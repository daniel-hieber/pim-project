==> flow/design.v <==
module bslu_bs3r(
  input clk,
  input [3:0] rs1,
  input [3:0] rs2,
  input [3:0] rd,
  input [7:0] op,
  output reg sa
);
reg cr, pr, t1;
always @(posedge clk) begin
  if (op[0]) begin
    case (rd[3:0])
    4'b0001:  sa <= ((rs1[0] & sa) | (rs1[1] & cr) | (rs1[2] & pr) | (rs1[3] & t1));
    4'b0010:  cr <= ((rs1[0] & sa) | (rs1[1] & cr) | (rs1[2] & pr) | (rs1[3] & t1));
    4'b0100:  pr <= ((rs1[0] & sa) | (rs1[1] & cr) | (rs1[2] & pr) | (rs1[3] & t1));
    4'b1000:  t1 <= ((rs1[0] & sa) | (rs1[1] & cr) | (rs1[2] & pr) | (rs1[3] & t1));
    endcase
    end
  if (op[1]) begin
    case (rd[3:0])
    4'b0001:  sa <= op[2];
    4'b0010:  cr <= op[2];
    4'b0100:  pr <= op[2];
    4'b1000:  t1 <= op[2];
    endcase
    end
  if (op[3]) begin
    case (rd[3:0])
    4'b0001:  sa <= ~((rs1[0] & sa) | (rs1[1] & cr) | (rs1[2] & pr) | (rs1[3] & t1));
    4'b0010:  cr <= ~((rs1[0] & sa) | (rs1[1] & cr) | (rs1[2] & pr) | (rs1[3] & t1));
    4'b0100:  pr <= ~((rs1[0] & sa) | (rs1[1] & cr) | (rs1[2] & pr) | (rs1[3] & t1));
    4'b1000:  t1 <= ~((rs1[0] & sa) | (rs1[1] & cr) | (rs1[2] & pr) | (rs1[3] & t1));
    endcase
    end
  if (op[4]) begin
    case (rd[3:0])
    4'b0001:  sa <= ((rs1[0] & sa) | (rs1[1] & cr) | (rs1[2] & pr) | (rs1[3] & t1)) & ((rs2[0] & sa) | (rs2[1] & cr) | (rs2[2] & pr) | (rs2[3] & t1));
    4'b0010:  cr <= ((rs1[0] & sa) | (rs1[1] & cr) | (rs1[2] & pr) | (rs1[3] & t1)) & ((rs2[0] & sa) | (rs2[1] & cr) | (rs2[2] & pr) | (rs2[3] & t1));
    4'b0100:  pr <= ((rs1[0] & sa) | (rs1[1] & cr) | (rs1[2] & pr) | (rs1[3] & t1)) & ((rs2[0] & sa) | (rs2[1] & cr) | (rs2[2] & pr) | (rs2[3] & t1));
    4'b1000:  t1 <= ((rs1[0] & sa) | (rs1[1] & cr) | (rs1[2] & pr) | (rs1[3] & t1)) & ((rs2[0] & sa) | (rs2[1] & cr) | (rs2[2] & pr) | (rs2[3] & t1));
    endcase
    end
  if (op[5]) begin
    case (rd[3:0])
    4'b0001:  sa <= ((rs1[0] & sa) | (rs1[1] & cr) | (rs1[2] & pr) | (rs1[3] & t1)) | ((rs2[0] & sa) | (rs2[1] & cr) | (rs2[2] & pr) | (rs2[3] & t1));
    4'b0010:  cr <= ((rs1[0] & sa) | (rs1[1] & cr) | (rs1[2] & pr) | (rs1[3] & t1)) | ((rs2[0] & sa) | (rs2[1] & cr) | (rs2[2] & pr) | (rs2[3] & t1));
    4'b0100:  pr <= ((rs1[0] & sa) | (rs1[1] & cr) | (rs1[2] & pr) | (rs1[3] & t1)) | ((rs2[0] & sa) | (rs2[1] & cr) | (rs2[2] & pr) | (rs2[3] & t1));
    4'b1000:  t1 <= ((rs1[0] & sa) | (rs1[1] & cr) | (rs1[2] & pr) | (rs1[3] & t1)) | ((rs2[0] & sa) | (rs2[1] & cr) | (rs2[2] & pr) | (rs2[3] & t1));
    endcase
    end
  if (op[6]) begin
    case (rd[3:0])
    4'b0001:  sa <= ((rs1[0] & sa) | (rs1[1] & cr) | (rs1[2] & pr) | (rs1[3] & t1)) ^ ((rs2[0] & sa) | (rs2[1] & cr) | (rs2[2] & pr) | (rs2[3] & t1));
    4'b0010:  cr <= ((rs1[0] & sa) | (rs1[1] & cr) | (rs1[2] & pr) | (rs1[3] & t1)) ^ ((rs2[0] & sa) | (rs2[1] & cr) | (rs2[2] & pr) | (rs2[3] & t1));
    4'b0100:  pr <= ((rs1[0] & sa) | (rs1[1] & cr) | (rs1[2] & pr) | (rs1[3] & t1)) ^ ((rs2[0] & sa) | (rs2[1] & cr) | (rs2[2] & pr) | (rs2[3] & t1));
    4'b1000:  t1 <= ((rs1[0] & sa) | (rs1[1] & cr) | (rs1[2] & pr) | (rs1[3] & t1)) ^ ((rs2[0] & sa) | (rs2[1] & cr) | (rs2[2] & pr) | (rs2[3] & t1));
    endcase
    end
  if (op[7]) begin
    case (rd[3:0])
    4'b0001:  sa <= (pr & ((rs1[0] & sa) | (rs1[1] & cr) | (rs1[2] & pr) | (rs1[3] & t1))) ^ ( ~pr & ((rs2[0] & sa) | (rs2[1] & cr) | (rs2[2] & pr) | (rs2[3] & t1)));
    4'b0010:  cr <= (pr & ((rs1[0] & sa) | (rs1[1] & cr) | (rs1[2] & pr) | (rs1[3] & t1))) ^ ( ~pr & ((rs2[0] & sa) | (rs2[1] & cr) | (rs2[2] & pr) | (rs2[3] & t1)));
    4'b0100:  pr <= (pr & ((rs1[0] & sa) | (rs1[1] & cr) | (rs1[2] & pr) | (rs1[3] & t1))) ^ ( ~pr & ((rs2[0] & sa) | (rs2[1] & cr) | (rs2[2] & pr) | (rs2[3] & t1)));
    4'b1000:  t1 <= (pr & ((rs1[0] & sa) | (rs1[1] & cr) | (rs1[2] & pr) | (rs1[3] & t1))) ^ ( ~pr & ((rs2[0] & sa) | (rs2[1] & cr) | (rs2[2] & pr) | (rs2[3] & t1)));
    endcase
    end
end  
endmodule
# == Reports on bslu_bs3r ==
# What the tools print for bslu_bs3r, step after step.
# Line numbers count from 1 in the design file above.
# Library cell names are shortened.
# A cell with - has no value.
# setup
top_module,bslu_bs3r
clk_port,clk
library,sky130hd
lib_corner,tt_025C_1v80

# == Word-level counts ==
# Counts by Yosys on the flattened word-level netlist (proc, flatten, opt, wreduce; memories kept). Register bits leave out memories and registers merged into their read ports (data or address); mux counts leave out enables and synchronous resets folded into registers. Print and check cells are left out. Cells with the same type and inputs are merged into one.
# word_totals
reg_bits,4
inputBits,21
out_inout_bits,1
# op_classes
equal,4
n_mux,56
logic,22
# op_table
operator,count
1-bit two-way mux,56
1-bit AND,11
1-bit OR,7
4-bit by 1-bit == test with 1-bit output with constant B,1
4-bit by 2-bit == test with 1-bit output with constant B,1
4-bit by 3-bit == test with 1-bit output with constant B,1
4-bit == test with constant B,1
1-bit XOR,2
1-bit inverter,2

# == Longest topological paths ==
# Yosys ltp: most cells in a row. Word level: on the elaborated netlist, between registers, memories and ports. Mapped: between sequential cells and ports; inverters and the memories' decode and read muxes count.
# logic_depth
word_depth,18
abc_area,0
ltp_mapped,8
depth_no_buf,8

# == Netlist ==
# Yosys stat after the flow's synthesis: flattened, memories mapped to cells. It holds for the ABC_AREA given above (unset counts as 0); a run with the other value may have another netlist.
# The area totals of this step are shown rounded.
# types
cell_type,count,type_area_um2
dfxtp_1,4,80.077
a21oi_1,9,45.043
or4b_4,3,41.29
nor4b_1,4,35.034
o311ai_1,4,35.034
ha_1,2,25.024
o22ai_1,4,25.024
nor2_1,6,22.522
a222oi_1,2,20.019
nor3_1,4,20.019
and2_0,3,18.768
inv_1,5,18.768
nor2b_1,3,18.768
a2111oi_2,1,15.014
nand2_1,4,15.014
o21ai_1,3,15.014
or4b_1,1,10.01
a221oi_1,1,8.758
# Not listed: further types 8, cells in them 8.
# mapped
mapped_cells,71
mapped_area_mm2,0.0005293
seqArea_mm2,0.0000801
ff_cells,4

# == Path before layout ==
# Path of least setup slack by OpenSTA after synthesis, without wires, with an ideal clock, recovery checks aside; 20% of the period is set as input and as output delay. Where synthesis merged equal registers, the netlist keeps one of their names.
# synth_timing
path_type,input to register
start,input port rs1[3]
end,register pr
clock_period_ns,2.04
setup_time_ns,0.131
arrival_time_ns,1.867
t_required_ns,1.909
setup_slack_ns,0.042
delay_ns,1.590
path_stages,7
path_buffers,0
synth_period_reached_ns,1.998
# "delay_ns" = arrival - input delay + setup time.
# "path_stages": output pins that drive a net of the path, with the launching flip-flop's if there is one; two outputs of one cell count as two.
# "synth_period_reached_ns" = period - worst setup slack (recovery checks aside). The figure is calculated, with input and output delays left at 20% of the set period.
# The rows between start and end are the longest chain of elaborated cells between them; the timing report does not say that the signal goes this way. Where chains are equally long, one stands for them.
# A line is the first line of the expression or statement that the cell stems from. Yosys adds cells for indexed reads and writes and turns some case tables into memories.
# A register here has more assigning lines than the two given.
# synth_between
path_cell_list,a222oi_1 and2_1 ha_1 nor2b_1 nor2_1 a21oi_1 o311ai_1
elab_chain_cells,16
cells_between,22
classes_between,mux: 14; logic: 8
# synth_lines
item,line_no,rtl
start: declaration,3,"input [3:0] rs1,"
1-bit AND,15,4'b0100:  pr <= ((rs1[0] & sa) | (rs1[1] & cr) | (rs1[2] & pr) | (rs1[3] & t1));
1-bit OR,15,
1-bit two-way mux,12,case (rd[3:0])
1-bit two-way mux,11,if (op[0]) begin
1-bit two-way mux,20,case (rd[3:0])
1-bit two-way mux,19,if (op[1]) begin
1-bit two-way mux,28,case (rd[3:0])
(+2 left out),-,
1-bit two-way mux,35,if (op[4]) begin
1-bit two-way mux,44,case (rd[3:0])
1-bit two-way mux,43,if (op[5]) begin
1-bit two-way mux,52,case (rd[3:0])
1-bit two-way mux,51,if (op[6]) begin
1-bit two-way mux,60,case (rd[3:0])
1-bit two-way mux,59,if (op[7]) begin
end: assignment,55,4'b0100:  pr <= ((rs1[0] & sa) | (rs1[1] & cr) | (rs1[2] & pr) | (rs1[3] & t1)) ^ ((rs2[0] & sa) | (rs2[1] & c ...
end: assignment,63,4'b0100:  pr <= (pr & ((rs1[0] & sa) | (rs1[1] & cr) | (rs1[2] & pr) | (rs1[3] & t1))) ^ ( ~pr & ((rs2[0] & sa ...
end: declaration,9,"reg cr, pr, t1;"

# == Worst path after layout ==
# From the final timing report of run 2: the path of least setup slack in the routed layout; clock arrival at registers is part of the times.
# layout_timing
path_type,input to register
start,input port rs2[1]
end,register pr
clock_period_ns,1.99
setup_time_ns,0.13
arrival_time_ns,2.01
t_required_ns,2.09
setup_slack_ns,0.07
path_stages,9
path_buffers,2
# The rows between start and end are the longest chain of elaborated cells between them; the timing report does not say that the signal goes this way. Where chains are equally long, one stands for them.
# A register here has more assigning lines than the two given.
# layout_between
path_cell_list,dlygate4sd2_1 a222oi_1 nand2_2 buf_6 ha_4 and3b_1 a31o_4 o21ai_2 o311ai_2
elab_chain_cells,13
cells_between,17
classes_between,mux: 8; logic: 9
# layout_lines
item,line_no,rtl
start: declaration,4,"input [3:0] rs2,"
1-bit AND,39,4'b0100:  pr <= ((rs1[0] & sa) | (rs1[1] & cr) | (rs1[2] & pr) | (rs1[3] & t1)) & ((rs2[0] & sa) | (rs2[1] & c ...
1-bit OR (3 in a row),39,
1-bit AND,39,
1-bit two-way mux,36,case (rd[3:0])
1-bit two-way mux,35,if (op[4]) begin
1-bit two-way mux,44,case (rd[3:0])
1-bit two-way mux,43,if (op[5]) begin
1-bit two-way mux,52,case (rd[3:0])
1-bit two-way mux,51,if (op[6]) begin
1-bit two-way mux,60,case (rd[3:0])
1-bit two-way mux,59,if (op[7]) begin
end: assignment,55,4'b0100:  pr <= ((rs1[0] & sa) | (rs1[1] & cr) | (rs1[2] & pr) | (rs1[3] & t1)) ^ ((rs2[0] & sa) | (rs2[1] & c ...
end: assignment,63,4'b0100:  pr <= (pr & ((rs1[0] & sa) | (rs1[1] & cr) | (rs1[2] & pr) | (rs1[3] & t1))) ^ ( ~pr & ((rs2[0] & sa ...
end: declaration,9,"reg cr, pr, t1;"

2 stored runs of bslu_bs3r in the flow (synthesis by Yosys, layout by OpenROAD, sky130hd cells), in arbitrary order. Constraints: input delay and output delay 20% of the set period each, output load 0.01 pF.
"timing.achieved_period_ns" means the clock period less the worst setup slack. The figure is calculated, with input and output delays left at 20% of the set period.
"worstPathTime_ns": the worst setup path's part of the clock period (all of it between registers, 20% less for each end at a port) less its slack. A launch clock that arrives late makes it longer, a capture clock that arrives late makes it shorter.
"power.total_uw" is the tool's figure for a default switching activity; nothing was simulated.
Measured values are rounded.

Run 1, flow files:
==> flow/run.sh <==
#!/bin/bash
# the make line also repeats the synthesis and layout settings of config.mk as NAME=value (left out here)
make -C /OpenROAD-flow-scripts/flow DESIGN_CONFIG=/design/flow/config.mk WORK_HOME=/design/flow/orfs CLKGATE_MAP_FILE= finish
==> flow/config.mk <==
export PLATFORM = sky130hd
export DESIGN_NAME = bslu_bs3r
export DESIGN_NICKNAME = bslu_bs3r
export VERILOG_FILES = /design/flow/design.v
export SDC_FILE = /design/flow/constraint.sdc
export NUM_CORES = 4
export LEC_CHECK = 0
export CAP_MARGIN = 20
export CORE_MARGIN = 2
export CORE_UTILIZATION = 66
export SLEW_MARGIN = 20
==> flow/constraint.sdc <==
create_clock -name core_clock -period 2.36 [get_ports {clk}]
set_input_delay 0.4720 -clock core_clock [delete_from_list [all_inputs] [get_ports {clk}]]
set_output_delay 0.4720 -clock core_clock [all_outputs]
set_load 0.01 [all_outputs]

Run 1: no results, floorplanning failed with PDN-0185

Run 2, flow files:
==> flow/run.sh <==
#!/bin/bash
# the make line also repeats the synthesis and layout settings of config.mk as NAME=value (left out here)
make -C /OpenROAD-flow-scripts/flow DESIGN_CONFIG=/design/flow/config.mk WORK_HOME=/design/flow/orfs CLKGATE_MAP_FILE= finish
==> flow/config.mk <==
export PLATFORM = sky130hd
export DESIGN_NAME = bslu_bs3r
export DESIGN_NICKNAME = bslu_bs3r
export VERILOG_FILES = /design/flow/design.v
export SDC_FILE = /design/flow/constraint.sdc
export NUM_CORES = 4
export LEC_CHECK = 0
export CAP_MARGIN = 20
export CELL_PAD_IN_SITES_GLOBAL_PLACEMENT = 3
export CORE_MARGIN = 2
export CORE_UTILIZATION = 22
export GPL_ROUTABILITY_DRIVEN = 1
export PLACE_DENSITY_LB_ADDON = 0.27
export SLEW_MARGIN = 20
export TNS_END_PERCENT = 25
==> flow/constraint.sdc <==
create_clock -name core_clock -period 1.99 [get_ports {clk}]
set_input_delay 0.3980 -clock core_clock [delete_from_list [all_inputs] [get_ports {clk}]]
set_output_delay 0.3980 -clock core_clock [all_outputs]
set_load 0.01 [all_outputs]

==> results of run 2, as CSV <==
result,value
worst_hold_slack_ns,0.633
yosys_chip_area_mm2,0.0005293
worstPathTime_ns,1.52
path_kind,"input to register"
total_die_area_mm2,0.002814
fin_util_pct,48.6
ws_setup_ns,0.073
fin_tns_ns,0.000
final_stdcell_area_mm2,0.001086
timing.achieved_period_ns,1.917
power.total_uw,347.2
